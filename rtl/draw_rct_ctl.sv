==> flow/design.v <==
interface vga_if;
    logic [10:0] vcount;
    logic [10:0] hcount;
    logic vblnk;
    logic hblnk;
    logic vsync;
    logic hsync;
    logic [11:0] rgb;
    modport in (
        input vcount, hcount, vblnk, hblnk, vsync, hsync, rgb
    );
    modport out (
        output vcount, hcount, vblnk, hblnk, vsync, hsync, rgb
    );
endinterface
`timescale 1 ns / 1 ps
module draw_rct_ctl ( 
        input  logic [11:0] mouse_xpos,
        input  logic [11:0] mouse_ypos,
        input  logic clk,
        input  logic rst,
        input  logic mouse_left,
        input  logic mouse_right,
        output logic [11:0] xpos,
        output logic [11:0] ypos
        );
        logic [11:0] ypos_nxt;
        logic mouse_left_prv;
        logic left_nxt;
        logic [20:0] counter;
        logic [20:0] counter_nxt;
        logic [15:0] a;
        logic [15:0] a_nxt;
        logic [10:0] a_counter;
        logic [10:0] a_counter_nxt;
        logic [11:0] mouse_ypos_save;
        logic [11:0] mouse_ypos_save_nxt;
        logic bounce;
        logic bounce_nxt;
        always_ff @(posedge clk) begin 
            if (rst) begin
                xpos <= '0;
                ypos <= '0;
                mouse_left_prv <= '0;
                left_nxt <= '0;
                counter <= '0;
                a <= '0;
                a_counter <= '0;
                mouse_ypos_save <= '0;
                bounce <='0;
            end else begin
                mouse_left_prv <= mouse_left;
                xpos <= mouse_xpos;
                ypos <= ypos_nxt;
                mouse_ypos_save <= mouse_ypos_save_nxt;
                counter <= counter_nxt;
                a <= a_nxt;
                a_counter <= a_counter_nxt;
                bounce <= bounce_nxt;
                if (mouse_left_prv && !mouse_left) 
                    left_nxt <= 1;
                 else if (mouse_right)
                    left_nxt <= 0;
            end
        end
        always_comb begin 
            if (left_nxt && (ypos < 536) && !bounce ) begin
                if (counter >= 1000000) begin
                    ypos_nxt = ypos + 1;
                    counter_nxt = '0;  
                    mouse_ypos_save_nxt = mouse_ypos_save;
                    bounce_nxt = bounce;
                    if (a_counter == 12) begin
                        a_nxt = a + 1;
                        a_counter_nxt = '0;
                    end else begin
                        a_nxt = a;
                        a_counter_nxt = a_counter + 1;
                    end
                end else begin
                    ypos_nxt = ypos;
                    counter_nxt = counter + a + 1;
                    a_nxt = a;
                    a_counter_nxt = a_counter;
                    mouse_ypos_save_nxt = mouse_ypos_save;
                    bounce_nxt = bounce;
                end end else if (bounce && left_nxt && (ypos > mouse_ypos_save) ) begin
                    if (counter >= 1000000) begin
                        ypos_nxt = ypos - 1;
                        counter_nxt = '0;  
                        mouse_ypos_save_nxt = mouse_ypos_save;
                        bounce_nxt = bounce;
                        if (a_counter == 12) begin
                            a_nxt = a + 1;
                            a_counter_nxt = '0;
                        end else begin
                            a_nxt = a;
                            a_counter_nxt = a_counter + 1;
                        end
                    end else begin
                        ypos_nxt = ypos;
                        counter_nxt = counter - a + 40;
                        a_nxt = a;
                        a_counter_nxt = a_counter;
                        mouse_ypos_save_nxt = mouse_ypos_save;
                        bounce_nxt = bounce;
                    end 
                end
                else if (left_nxt && mouse_ypos_save < 502) begin
                ypos_nxt = ypos;
                a_nxt = '0;
                counter_nxt = '0;
                a_counter_nxt = '0;
                bounce_nxt = ~bounce;
                mouse_ypos_save_nxt = mouse_ypos_save + 60;
                end
                else if (left_nxt) begin
                    ypos_nxt = 536;
                    a_nxt = '0;
                    counter_nxt = '0;
                    a_counter_nxt = '0;
                    bounce_nxt = bounce;
                    mouse_ypos_save_nxt = mouse_ypos_save;
                end
            else begin
                ypos_nxt = mouse_ypos;
                a_nxt = '0;
                counter_nxt = '0;
                a_counter_nxt = '0;
                bounce_nxt = '0;
                mouse_ypos_save_nxt = mouse_ypos;
            end
        end
endmodule
======== Reports on draw_rct_ctl ========
The steps from the RTL of draw_rct_ctl to its reports follow in flow order.
Line numbers count from 1 in the design file above.
Operators: Yosys type, input widths -> output width; for muxes data width and select width s.
Cell names lack the library's common part.
The mark -- stands for no value.
inputs
  design top .............................. draw_rct_ctl
  clock ................................... clk
  library ................................. sky130hd
  corner .................................. tt_025C_1v80

======== Word-level counts ========
Counts by Yosys on the flattened word-level netlist (proc, flatten, opt, wreduce; memories kept). Register bits leave out memories and registers merged into their read ports (data or address). Print and check cells are left out. Cells with the same type and inputs are merged into one.
bit counts
  bits in registers ....................... 87
  bits in latches ......................... 0
  RAM bits ................................ 0
  bits in read-only memories .............. 0
  word width x clocked read ports ......... 0
  memory cells ............................ 0
  input bits .............................. 28
  output and inout bits ................... 24
  cells after elaboration ................. 65
cells by class
  add/sub/neg operators ................... 9
  multiply operators ...................... 0
  div/mod/pow operators ................... 0
  order comparisons ....................... 4
  equal/unequal tests ..................... 5
  shift operators ......................... 0
  mux-type cells .......................... 24
  bitwise gates (word level) .............. 3
  reduce/logical cells .................... 11
operators by type and width
  cell                   number
  $mux 12                8
  $mux 21                4
  $mux 16                4
  $mux 11                4
  $add 21x1->21 const B  1
  $add 21x16->21         1
  $sub 21x16->21         1
  $ge 21x20->1 const B   1
  $add 21x7->21 const B  1
  $add 16x1->16 const B  1
  $add 12x1->12 const B  1
  $sub 12x1->12 const B  1
  $lt 12x10->1 const B   1
  $gt 12x12->1           1
  $add 12x6->12 const B  1
  $lt 12x9->1 const B    1
  $add 11x1->11 const B  1
  $eq 11x4->1 const B    1
  $logic_and 1x1->1      6
  $reduce_and 3->1       2
  $ne 2x1->1 const B     2
  $mux 1                 4
  $not 1->1              3
  $ne 3x3->1 const B     1
  $logic_not 1->1        2
  $ne 2x2->1 const B     1
  $reduce_bool 2->1      1

======== Logic depth ========
Yosys ltp: most cells in a row. Word level: on the elaborated netlist, between registers, memories and ports. Mapped: between sequential cells and ports; inverters and the memories' decode and read muxes count.
depth
  depth after elaboration ................. 5
  ABC_AREA ................................ 0
  mapped depth ............................ 13
  gate-level depth less buffers ........... 13

======== Synthesis result ========
Source: synth_stat.txt of the flow (Yosys; design flattened, memories mapped). It holds for the ABC_AREA given above (unset counts as 0); a run with the other value may have another netlist.
cell types
  cell      number  total area (µm²)
  dfxtp_1   87      1741.67
  ha_1      74      925.888
  xnor2_1   39      341.578
  nor2_1    79      296.534
  a21oi_1   59      295.283
  inv_1     62      232.723
  xor2_1    22      192.685
  nand2_1   49      183.926
  o21ai_0   36      180.173
  nor2b_1   21      131.376
  nor3_1    25      125.12
  nand4_1   16      100.096
  nand2b_1  13      81.328
  a21o_1    10      75.072
  clkbuf_1  19      71.318
  a22oi_1   8       60.058
  nand3_1   12      60.058
  o21a_1    8       60.058
Other cell types: 54; their cells: 145.
mapped netlist
  standard cells after synthesis .......... 784
  chip area (Yosys) ....................... 6282.3 µm²
  sequential part of the area ............. 1741.7 µm²
  flip-flops .............................. 87
  buffers ................................. 27

======== Worst setup path after synthesis ========
OpenSTA on the mapped netlist: ideal clock, no wires. The path of least setup slack (recovery checks aside). Input and output delay are each 20% of the period. Register names are those of the netlist, which keeps one name where synthesis merged equal registers.
timing post-synthesis
  kind .................................... reg2reg
  start ................................... register a[1]
  end ..................................... register counter[19]
  clock period ............................ 3.04 ns
  library setup time ...................... 0.124 ns
  time at the first pin ................... 0.000 ns
  data arrival time ....................... 2.699 ns
  data required time ...................... 2.916 ns
  setup slack ............................. 0.217 ns
  path delay .............................. 2.823 ns
  stages .................................. 13
  path buffers ............................ 0
  synthesis period reached ................ 2.823 ns
"path delay" is the arrival time less input delay plus setup time.
"stages" counts driving pins, that of a launching flip-flop among them; a cell with two outputs on the path counts twice.
"synthesis period reached" is the clock period less the worst setup slack; recovery checks do not enter. This is arithmetic on one report: input and output delays are still those of the set period (20% each).
Between the ends stands the longest chain of elaborated cells between them, by number of cells; it is not shown to be the way that was timed. Of several equally long chains one is given.
Each line given opens the expression or statement behind the cell; cells for indexed reads and writes are added by Yosys, which also makes memories of some case tables.
on the way, post-synthesis
  cells stage by stage .................... dfxtp_1 > inv_1 > ha_1 > ha_1 > fa_1 > a21o_1 > a21oi_1 > o311a_1 > o21a_1 > o311ai_0 > a31oi_1 > xnor2_1 > o22ai_1
  cells in the longest elaborated chain ... 5
  elaborated cells between the ends (all ways) .. 8
  RTL lines with such cells ............... 6
  classes of those cells .................. 4 x add/sub; 4 x mux
RTL lines, path post-synthesis
  item            line  RTL
  from (decl)     32    logic [15:0] a;
  from (assign)   47    a <= '0;
  from (assign)   57    a <= a_nxt;
  $sub 21x16->21  102   counter_nxt = counter - a + 40;
  $add 21x7->21   102
  $mux 21         88    if (counter >= 1000000) begin
  $mux 21         87    end end else if (bounce && left_nxt && (ypos > mouse_ypos_save) ) begin
  $mux 21         67    if (left_nxt && (ypos < 536) && !bounce ) begin
  to (assign)     46    counter <= '0;
  to (assign)     56    counter <= counter_nxt;
  to (decl)       30    logic [20:0] counter;

======== Worst path after layout ========
From the final timing report of entry B: the path of least setup slack in the routed layout; clock arrival at registers is part of the times.
timing post-layout
  kind .................................... reg2reg
  start ................................... register a[3]
  end ..................................... register counter[18]
  clock period ............................ 4.41 ns
  library setup time ...................... 0.10 ns
  time at the first pin ................... 0.36 ns
  data arrival time ....................... 3.47 ns
  data required time ...................... 4.66 ns
  setup slack ............................. 1.19 ns
  stages .................................. 12
  path buffers ............................ 0
Between the ends stands the longest chain of elaborated cells between them, by number of cells; it is not shown to be the way that was timed. Of several equally long chains one is given.
on the way, post-layout
  cells stage by stage .................... dfxtp_1 > ha_1 > inv_1 > ha_1 > a21oi_1 > a211oi_1 > o211ai_2 > a21oi_1 > o31ai_1 > a21boi_0 > or3_1 > a32o_1
  cells in the longest elaborated chain ... 5
  elaborated cells between the ends (all ways) .. 8
  RTL lines with such cells ............... 6
  classes of those cells .................. 4 x add/sub; 4 x mux
RTL lines, path post-layout
  item            line  RTL
  from (decl)     32    logic [15:0] a;
  from (assign)   47    a <= '0;
  from (assign)   57    a <= a_nxt;
  $sub 21x16->21  102   counter_nxt = counter - a + 40;
  $add 21x7->21   102
  $mux 21         88    if (counter >= 1000000) begin
  $mux 21         87    end end else if (bounce && left_nxt && (ypos > mouse_ypos_save) ) begin
  $mux 21         67    if (left_nxt && (ypos < 536) && !bounce ) begin
  to (assign)     46    counter <= '0;
  to (assign)     56    counter <= counter_nxt;
  to (decl)       30    logic [20:0] counter;

==> runs of draw_rct_ctl <==
Top module draw_rct_ctl; platform sky130hd; tools Yosys and OpenROAD; 2 stored runs in no particular order. Input and output delays are each 20% of the period that was set; the output load is 0.01 pF.
"achieved clock period (ns)" is the run's clock period less its worst setup slack. It is reckoned from that one timing run; input and output delays stay at 20% of the period that was set.
"worst setup path time (ns)": the worst setup path's part of the clock period (all of it between registers, 20% less for each end at a port) less its slack. A launch clock that arrives late makes it longer, a capture clock that arrives late makes it shorter.

Flow files of entry A
==> flow/run.sh <==
#!/bin/bash
# the make line also repeats the synthesis and layout settings of config.mk as NAME=value (left out here)
make -C /OpenROAD-flow-scripts/flow DESIGN_CONFIG=/design/flow/config.mk WORK_HOME=/design/flow/orfs CLKGATE_MAP_FILE= finish
==> flow/config.mk <==
export PLATFORM = sky130hd
export DESIGN_NAME = draw_rct_ctl
export DESIGN_NICKNAME = draw_rct_ctl
export VERILOG_FILES = /design/flow/design.v
export SDC_FILE = /design/flow/constraint.sdc
export NUM_CORES = 4
export LEC_CHECK = 0
export CAP_MARGIN = 20
export CELL_PAD_IN_SITES_DETAIL_PLACEMENT = 1
export CELL_PAD_IN_SITES_GLOBAL_PLACEMENT = 2
export CORE_ASPECT_RATIO = 0.73
export CORE_MARGIN = 7
export CORE_UTILIZATION = 55
export CTS_CLUSTER_SIZE = 14
export GPL_ROUTABILITY_DRIVEN = 1
export HOLD_SLACK_MARGIN = 0.14
export MAX_ROUTING_LAYER = met4
export PLACE_DENSITY_LB_ADDON = 0.12
export SLEW_MARGIN = 20
==> flow/constraint.sdc <==
create_clock -name core_clock -period 2.97 [get_ports {clk}]
set_input_delay 0.5940 -clock core_clock [delete_from_list [all_inputs] [get_ports {clk}]]
set_output_delay 0.5940 -clock core_clock [all_outputs]
set_load 0.01 [all_outputs]

report of entry A: did not finish, place, FLW-0024

Flow files of entry B
==> flow/run.sh <==
#!/bin/bash
# the make line also repeats the synthesis and layout settings of config.mk as NAME=value (left out here)
make -C /OpenROAD-flow-scripts/flow DESIGN_CONFIG=/design/flow/config.mk WORK_HOME=/design/flow/orfs CLKGATE_MAP_FILE= finish
==> flow/config.mk <==
export PLATFORM = sky130hd
export DESIGN_NAME = draw_rct_ctl
export DESIGN_NICKNAME = draw_rct_ctl
export VERILOG_FILES = /design/flow/design.v
export SDC_FILE = /design/flow/constraint.sdc
export NUM_CORES = 4
export LEC_CHECK = 0
export CAP_MARGIN = 20
export CORE_MARGIN = 10
export CORE_UTILIZATION = 54
export GPL_TIMING_DRIVEN = 1
export PLACE_DENSITY = 0.43
export SETUP_SLACK_MARGIN = 0.92
export SLEW_MARGIN = 25
==> flow/constraint.sdc <==
create_clock -name core_clock -period 4.41 [get_ports {clk}]
set_input_delay 0.8820 -clock core_clock [delete_from_list [all_inputs] [get_ports {clk}]]
set_output_delay 0.8820 -clock core_clock [all_outputs]
set_load 0.01 [all_outputs]

report of entry B
yosys chip area after synthesis (um^2): 6282.3
finish__design__die__area: 16348.2
finish__design__instance__area__stdcell: 7204.4
finish__timing__setup__ws: 1.190
finish__timing__setup__tns: 0.000
finish__timing__hold__ws: 0.460
achieved clock period (ns): 3.220
worst setup path time (ns): 3.22
worst setup path kind: reg2reg
